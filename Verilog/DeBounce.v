==> flow/design.v <==
module  DeBounce 
	(
	input 			clk, n_reset, button_in,				 
	output reg 	DB_out													 
	);
	parameter N = 11 ;		 
	reg  [N-1 : 0]	q_reg;							 
	reg  [N-1 : 0]	q_next;
	reg DFF1, DFF2;									 
	wire q_add;											 
	wire q_reset;
	assign q_reset = (DFF1  ^ DFF2);		 
	assign  q_add = ~(q_reg[N-1]);			 
	always @ ( q_reset, q_add, q_reg)
		begin
			case( {q_reset , q_add})
				2'b00 :
						q_next <= q_reg;
				2'b01 :
						q_next <= q_reg + 1;
				default :
						q_next <= { N {1'b0} };
			endcase 	
		end
	always @ ( posedge clk )
		begin
			if(n_reset ==  1'b0)
				begin
					DFF1 <= 1'b0;
					DFF2 <= 1'b0;
					q_reg <= { N {1'b0} };
				end
			else
				begin
					DFF1 <= button_in;
					DFF2 <= DFF1;
					q_reg <= q_next;
				end
		end
	always @ ( posedge clk )
		begin
			if(q_reg[N-1] == 1'b1)
					DB_out <= DFF2;
			else
					DB_out <= DB_out;
		end
	endmodule
## Reports on DeBounce

The steps from the RTL of DeBounce to its reports follow in flow order.
Lines are those of the file above, counted from 1.
Operators: Yosys type, input widths -> output width; for muxes data width and select width s.
Library cell names are shortened.
Not given: --

| inputs | value |
|---|---|
| top module | DeBounce |
| clock port | clk |
| cell library | sky130hd |
| timing corner | tt_025C_1v80 |

## Word-level counts

Yosys after proc, flatten, opt, wreduce and memory -nomap, before mapping. Memory bits, and registers merged into a memory's read port (data or address), are not among the register bits. Print and check cells are not counted. Equal cells are merged and count once.

| word-level totals | value |
|---|---|
| elaborated cells | 10 |
| register bits | 14 |
| output and inout bits | 1 |
| input bits | 3 |

| operators by class | value |
|---|---|
| muxes and demuxes | 1 |
| equality and inequality tests | 1 |
| reduce/logical cells | 1 |
| $add $sub $neg | 1 |
| bitwise gates (word level) | 2 |

Operators with widths:

| operator | number |
|---|---|
| $pmux 11 s2 | 1 |
| $add 11x1->11 const B | 1 |
| $eq 2x1->1 const B | 1 |
| $logic_not 2->1 | 1 |
| $xor 1x1->1 | 1 |
| $not 1->1 | 1 |

## Depth

Longest topological path by Yosys (ltp), each cell counted once; first at word level (registers and memories cut), then after technology mapping (sequential cells cut; the memories' decode and read muxes count).

| depth | value |
|---|---|
| depth after elaboration | 3 |
| ABC_AREA | 0 |
| gate-level depth with buffers | 4 |

## After synthesis

Source: synth_stat.txt of the flow (Yosys; design flattened, memories mapped). It holds for the ABC_AREA given above (unset counts as 0); a run with the other value may have another netlist.

| mapped netlist | value |
|---|---|
| mapped area | 591.8 sq um |
| standard cells after synthesis | 56 |
| area of sequential cells | 290.3 sq um |
| mapped flip-flops | 14 |
| buffers | 0 |

Cell types:

| cell type | number | area in all (sq um) |
|---|---|---|
| dfxtp_1 | 13 | 260.25 |
| edfxtp_1 | 1 | 30.029 |
| mux2i_1 | 3 | 30.029 |
| xnor2_1 | 3 | 26.275 |
| nand4b_4 | 1 | 23.773 |
| nor2_1 | 6 | 22.522 |
| nand3_1 | 4 | 20.019 |
| xor2_1 | 2 | 17.517 |
| a21oi_1 | 3 | 15.014 |
| nand3b_1 | 2 | 15.014 |
| o31ai_1 | 2 | 15.014 |
| or4_1 | 2 | 15.014 |
| and2_1 | 2 | 12.512 |
| ha_1 | 1 | 12.512 |
| and4b_2 | 1 | 11.261 |
| a41oi_1 | 1 | 8.758 |
| and2b_2 | 1 | 8.758 |
| and4_1 | 1 | 8.758 |

Not listed: further types 6, cells in them 7.

## Worst setup path after synthesis

Path of least setup slack by OpenSTA after synthesis, without wires, with an ideal clock, recovery checks aside; 20% of the period is set as input and as output delay. Where synthesis merged equal registers, the netlist keeps one of their names.

| timing path after synthesis | value |
|---|---|
| path type | flip-flop to flip-flop |
| start point | reg q_reg[10] |
| end point | reg q_reg[7] |
| clock period | 1,160 ps |
| arrival time | 1,153 ps |
| stages | 4 |
| data required time | 1,090 ps |
| buffers on the path | 0 |
| path slack | -63 ps |
| delay of the path | 1,223 ps |
| time at the first pin | 0 ps |
| library setup time | 70 ps |
| synthesis period reached | 1,223 ps |

"delay of the path" = arrival - input delay + setup time.
"stages": output pins that drive a net of the path, with the launching flip-flop's if there is one; two outputs of one cell count as two.
"synthesis period reached" = period - worst setup slack (recovery checks aside). The figure is calculated, with input and output delays left at 20% of the set period.
Between the ends stands the longest chain of elaborated cells between them, by number of cells; it is not shown to be the way that was timed. Of several equally long chains one is given.
Each line given opens the expression or statement behind the cell; cells for indexed reads and writes are added by Yosys, which also makes memories of some case tables.

| between the ends, after synthesis | value |
|---|---|
| path through | dfxtp_1 > nand4b_4 > or4_1 > a21oi_1 |
| length of the longest elaborated chain | 3 |
| elaborated cells between the ends (all ways) | 4 |
| RTL lines with such cells | 2 |
| classes of those cells | eq/ne (1); mux (1); logic (1); reduce/logical (1) |

RTL lines, path after synthesis:

| what | RTL line | source |
|---|---|---|
| start: declaration | 7 | `reg [N-1 : 0] q_reg;` |
| start: assignment | 31 | `q_reg <= { N {1'b0} };` |
| start: assignment | 37 | `q_reg <= q_next;` |
| $not 1->1 | 13 | `assign q_add = ~(q_reg[N-1]);` |
| $eq 2x1->1 | 16 | `case( {q_reset , q_add})` |
| $pmux 11 s2 | 16 |  |
| end: assignment | 31 |  |
| end: assignment | 37 |  |
| end: declaration | 7 |  |

## Timing after layout

From the final timing report of run 2: the path of least setup slack in the routed layout; clock arrival at registers is part of the times.
The report prints the path's times to 10 ps; the period is as set.

| timing path after layout | value |
|---|---|
| path type | flip-flop to flip-flop |
| start point | reg q_reg[10] |
| end point | reg q_reg[7] |
| path slack | -170 ps |
| arrival time | 1,400 ps |
| clock period | 1,010 ps |
| stages | 4 |
| library setup time | 60 ps |
| buffers on the path | 0 |
| time at the first pin | 290 ps |
| data required time | 1,230 ps |

Between the ends stands the longest chain of elaborated cells between them, by number of cells; it is not shown to be the way that was timed. Of several equally long chains one is given.

| between the ends, after layout | value |
|---|---|
| path through | dfxtp_4 > nand4b_4 > or4_4 > a21oi_2 |
| length of the longest elaborated chain | 3 |
| elaborated cells between the ends (all ways) | 4 |
| RTL lines with such cells | 2 |
| classes of those cells | eq/ne (1); mux (1); logic (1); reduce/logical (1) |

RTL lines, path after layout:

| what | RTL line | source |
|---|---|---|
| start: declaration | 7 | `reg [N-1 : 0] q_reg;` |
| start: assignment | 31 | `q_reg <= { N {1'b0} };` |
| start: assignment | 37 | `q_reg <= q_next;` |
| $not 1->1 | 13 | `assign q_add = ~(q_reg[N-1]);` |
| $eq 2x1->1 | 16 | `case( {q_reset , q_add})` |
| $pmux 11 s2 | 16 |  |
| end: assignment | 31 |  |
| end: assignment | 37 |  |
| end: declaration | 7 |  |

Appendix: measured runs

Measured data: module DeBounce, platform sky130hd, 2 stored runs of the flow under differing settings, order arbitrary. Input and output delays are each 20% of the period that was set; the output load is 0.01 pF.
"period achieved": clock period set for the run, less the worst setup slack. It is reckoned from that one timing run; input and output delays stay at 20% of the period that was set.
"time of the worst setup path" is the time allowed to the run's worst setup path (the clock period less input and output delay, where it has them) less its slack. Clock arrival times count: a late capture clock shortens it, a late launch clock lengthens it.
By "total design power" is meant OpenSTA's value without simulated activity: inputs other than the clock are taken to toggle once in ten clock periods, and the tool carries that through the logic.
"time of the worst setup path" is given in steps of 10 ps.
Settings: n/a = not set for that run.
Among the results, n/a means that no value is shown for the run.

| setting or result | run 1 | run 2 |
|---|---|---|
| period_ns | 1.29 | 1.01 |
| CORE_UTILIZATION | 58 | 23 |
| PLACE_DENSITY | 0.48 | 0.86 |
| CELL_PAD_IN_SITES_DETAIL_PLACEMENT | 2 | n/a |
| TNS_END_PERCENT | 30 | 50 |
| GPL_TIMING_DRIVEN | 1 | n/a |
| GPL_ROUTABILITY_DRIVEN | 1 | 0 |
| CTS_CLUSTER_DIAMETER | 170 | 397 |
| CAP_MARGIN | 0 | 35 |
| CORE_MARGIN | 2 | 2 |
| SLEW_MARGIN | 20 | 20 |
| SETUP_SLACK_MARGIN | n/a | 0.01 |
| ABC_AREA | n/a | 0 |
| CTS_CLUSTER_SIZE | n/a | 90 |
| MAX_ROUTING_LAYER | n/a | met5 |
| worst hold slack in the final report (ps) | n/a | 466 |
| die area (sq um) | n/a | 2,994.8 |
| total design power (mW) | n/a | 1.066 |
| total negative slack (ps) | n/a | -1,048 |
| synthesis area (sq um) | n/a | 591.8 |
| std-cell area (final layout) (sq um) | n/a | 957.2 |
| time of the worst setup path (ps) | n/a | 1,180 |
| class of the worst setup path | n/a | flip-flop to flip-flop |
| smallest setup slack (ps) | n/a | -166 |
| period achieved (ps) | n/a | 1,176 |
| final design utilization (%) | n/a | 39.0 |

Run 1: not finished: placement ended with error DPL-0033
